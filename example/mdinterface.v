==> flow/design.v <==
module mdinterface
	(
	input CLOCK_50,
	inout [7:0] DATA,
	input [1:0] ADDRESS,
	input IC,
	input CS,
	input RD,
	input WR,
	output AUDIO_L,
	output AUDIO_R,
	output D_PHI,
	output D_C1,
	output D_C2,
	output D_DATA_o_z
	);
	wire MCLK;
	wire reset = 1'h0;
	pll clkpll
		(
		.refclk(CLOCK_50),
		.rst(reset),
		.outclk_0(MCLK)
		);
	wire VCLK;
	reg dff1;
	reg dff2;
	reg dff3;
	reg dff4;
	always @ (posedge MCLK)
	begin
		if (reset)
		begin
			dff1 <= 0;
			dff2 <= 0;
			dff3 <= 0;
			dff4 <= 0;
		end
		else
		begin
			dff1 <= dff4;
			dff2 <= dff1;
			dff3 <= ~(dff1 | dff2);
			dff4 <= dff3;
		end
	end
	assign VCLK = ~dff4;
	wire [7:0] data_o;
	wire data_o_z;
	assign DATA = data_o_z ? 'bz : data_o;
	assign D_DATA_o_z = data_o_z;
	wire [8:0] mol, mor;
	wire [9:0] mol_2612, mor_2612;
	ym3438 fm
		(
		.MCLK(MCLK),
		.PHI(VCLK),
		.DATA_i(DATA),
		.DATA_o(data_o),
		.DATA_o_z(data_o_z),
		.TEST_i(0),
		.TEST_o(),
		.TEST_o_z(),
		.IC(IC),
		.CS(CS),
		.WR(WR),
		.RD(RD),
		.ADDRESS(ADDRESS),
		.IRQ(),
		.MOL(mol),
		.MOR(mor),
		.d_c1(D_C1),
		.d_c2(D_C2),
		.MOL_2612(mol_2612),
		.MOR_2612(mor_2612)
		);
	assign D_PHI = VCLK;
	delta_sigma_2612 ds_l
		(
		.VCLK(VCLK),
		.pcm(mol_2612),
		.audio_o(AUDIO_L)
		);
	delta_sigma_2612 ds_r
		(
		.VCLK(VCLK),
		.pcm(mor_2612),
		.audio_o(AUDIO_R)
		);
endmodule
module delta_sigma(
	input VCLK,
	input [8:0] pcm,
	output audio_o
	);
	wire [15:0] data_in = pcm - 16'h100;
	reg [15:0] data;
	wire data_msb = data[15];
	wire [15:0] adc = data_msb ? 127 : -128;
	wire [15:0] delta = data_in - adc;
	wire [15:0] sigma = delta + data;
	assign audio_o = data_msb;
	always @(posedge VCLK)
	begin
		data <= sigma;
	end
endmodule
module delta_sigma_2612(
	input VCLK,
	input [9:0] pcm,
	output audio_o
	);
	wire [9:0] pcm2 = pcm;
	wire [15:0] data_in = { {6{pcm2[9]}}, pcm2 };
	reg [15:0] data;
	wire data_msb = data[15];
	wire [15:0] adc = data_msb ? 63 : -64;
	wire [15:0] delta = data_in - adc;
	wire [15:0] sigma = delta + data;
	assign audio_o = data_msb;
	always @(posedge VCLK)
	begin
		data <= sigma;
	end
endmodule
[Tool chain data of delta_sigma_2612]
What the tools print for delta_sigma_2612, step after step.
Line numbers count from 1 in the design file above.
Cell names lack the library's common part.
The mark - stands for no value.
Inputs
  top module: delta_sigma_2612
  clock port: VCLK
  standard-cell library: sky130hd
  corner: tt_025C_1v80

[Word-level counts]
Counts by Yosys on the flattened word-level netlist (proc, flatten, opt, wreduce; memories kept). Register bits leave out memories and registers merged into their read ports (data or address); mux counts leave out enables and synchronous resets folded into registers. Print and check cells are left out. Cells with the same type and inputs are merged into one.
Bit counts
  flip-flop bits (word level): 16
Cells by class
  $add $sub $neg: 2
  mux-type cells: 1
Operators with widths (number)
  16-bit adder: 1
  16-bit subtractor: 1
  16-bit two-way mux: 1

[Longest topological paths]
Yosys ltp: most cells in a row. Word level: on the elaborated netlist, between registers, memories and ports. Mapped: between sequential cells and ports; inverters and the memories' decode and read muxes count.
Logic depth
  word-level depth: 3
  ABC_AREA: 0
  depth in mapped cells: 11
  depth with buffers taken out: 11

[After synthesis]
Source: synth_stat.txt of the flow (Yosys; design flattened, memories mapped). It holds for the ABC_AREA given above (unset counts as 0); a run with the other value may have another netlist.
Cell types (number)
  dfxtp_1: 16
  fa_1: 15
  ha_1: 17
  inv_1: 27
  xnor2_1: 8
  a21oi_1: 12
  nand2_1: 10
  a311oi_1: 4
  xor2_1: 4
  a21o_1: 4
  nor2_1: 7
  nand3_1: 5
  o211ai_1: 3
  mux2i_1: 2
  nand2b_1: 3
  a21oi_2: 2
  a21oi_4: 1
  o2111ai_2: 1
Not listed: further types 18, cells in them 24.
Mapped netlist
  chip area (Yosys): 0.0015352 sq mm
  cells in the netlist: 165
  sequential part of the area: 0.0003203 sq mm
  flip-flop cells: 16
  buffer cells: 3

[Path before layout]
OpenSTA on the mapped netlist: ideal clock, no wires. The path of least setup slack (recovery checks aside). Input and output delay are each 20% of the period. Register names are those of the netlist, which keeps one name where synthesis merged equal registers.
Path after synthesis
  kind: register to register
  start: register data[15]
  end: register data[10]
  clock period: 3.61 ns
  driving pins on the path: 8
  delay of the path: 2.933 ns
  slack: 0.677 ns
  path buffers: 0
  library setup time: 0.106 ns
  time at the first pin: 0.000 ns
  arrival time: 2.827 ns
  period reached after synthesis: 2.933 ns
"delay of the path" = arrival - input delay + setup time.
"driving pins on the path": output pins that drive a net of the path, with the launching flip-flop's if there is one; two outputs of one cell count as two.
"period reached after synthesis" is the clock period less the worst setup slack; recovery checks do not enter. This is arithmetic on one report: input and output delays are still those of the set period (20% each).
The rows between start and end are the longest chain of elaborated cells between them; the timing report does not say that the signal goes this way. Where chains are equally long, one stands for them.
Each line given opens the expression or statement behind the cell; cells for indexed reads and writes are added by Yosys, which also makes memories of some case tables.
On the way, after synthesis
  cell sequence: dfxtp_1 > fa_1 > fa_1 > nor2b_4 > o2111ai_2 > a21oi_2 > nor2_1 > o311ai_0
  length of the longest elaborated chain: 3
  elaborated cells between the ends (all ways): 3
  RTL lines with such cells: 3
  those cells by class: add/sub (2); mux (1)
RTL lines, path after synthesis
  start, declared: line 115  | reg [15:0] data;
  start, assigned: line 123  | data <= sigma;
  16-bit two-way mux: line 117  | wire [15:0] adc = data_msb ? 63 : -64;
  16-bit subtractor: line 118  | wire [15:0] delta = data_in - adc;
  16-bit adder: line 119  | wire [15:0] sigma = delta + data;
  end, assigned: line 123
  end, declared: line 115

[Path in the finished layout]
From the final timing report of run 1: the path of least setup slack in the routed layout; clock arrival at registers is part of the times.
Path after layout
  kind: input to register
  start: input port pcm[4]
  end: register data[12]
  time at the first pin: 0.59 ns
  path buffers: 1
  external input delay: 0.59 ns
  driving pins on the path: 10
  slack: 0.49 ns
  arrival time: 2.63 ns
  library setup time: 0.09 ns
  clock period: 2.96 ns
The rows between start and end are the longest chain of elaborated cells between them; the timing report does not say that the signal goes this way. Where chains are equally long, one stands for them.
On the way, after layout
  cell sequence: clkdlybuf4s15_1 > inv_1 > fa_1 > inv_2 > ha_4 > a21o_1 > a21oi_4 > a21oi_4 > or4_1 > o311ai_2
  length of the longest elaborated chain: 2
  elaborated cells between the ends (all ways): 2
  RTL lines with such cells: 2
  those cells by class: add/sub (2)
RTL lines, path after layout
  start, declared: line 110  | input [9:0] pcm,
  16-bit subtractor: line 118  | wire [15:0] delta = data_in - adc;
  16-bit adder: line 119  | wire [15:0] sigma = delta + data;
  end, assigned: line 123  | data <= sigma;
  end, declared: line 115  | reg [15:0] data;

==> runs of delta_sigma_2612 <==
Below are 2 stored runs of the flow (Yosys, OpenROAD; platform sky130hd) on delta_sigma_2612, each with its settings and what was measured, unordered. Constraints: input delay and output delay 20% of the set period each, output load 0.01 pF.
"achieved clock period" = clock period - worst setup slack. The figure is calculated, with input and output delays left at 20% of the set period.
"worst setup path time": the worst setup path's part of the clock period (all of it between registers, 20% less for each end at a port) less its slack. A launch clock that arrives late makes it longer, a capture clock that arrives late makes it shorter.
[run 1] settings: period_ns=2.96, SETUP_SLACK_MARGIN=0.48, CAP_MARGIN=20, CORE_MARGIN=2, CORE_UTILIZATION=40, SLEW_MARGIN=20
[run 1] result: chip area after synthesis (Yosys) 0.0015352 sq mm, die area 0.0043494 sq mm, standard-cell area of the final layout 0.0023835 sq mm, utilization 0.646, worst setup slack after layout 0.492 ns, total negative slack 0.000 ns, worst hold slack 0.757 ns, achieved clock period 2.468 ns, worst setup path time 1.88 ns, worst setup path kind input to register
[run 2] settings: period_ns=5.21, CORE_UTILIZATION=48, PLACE_DENSITY_LB_ADDON=0.02, HOLD_SLACK_MARGIN=0.01, TNS_END_PERCENT=80, CTS_CLUSTER_SIZE=55, CAP_MARGIN=20, CORE_MARGIN=2, SLEW_MARGIN=20
[run 2] result: chip area after synthesis (Yosys) 0.0015352 sq mm, die area 0.0036669 sq mm, standard-cell area of the final layout 0.0017317 sq mm, utilization 0.567, worst setup slack after layout 1.747 ns, total negative slack 0.000 ns, worst hold slack 0.735 ns, achieved clock period 3.463 ns, worst setup path time 2.42 ns, worst setup path kind input to register
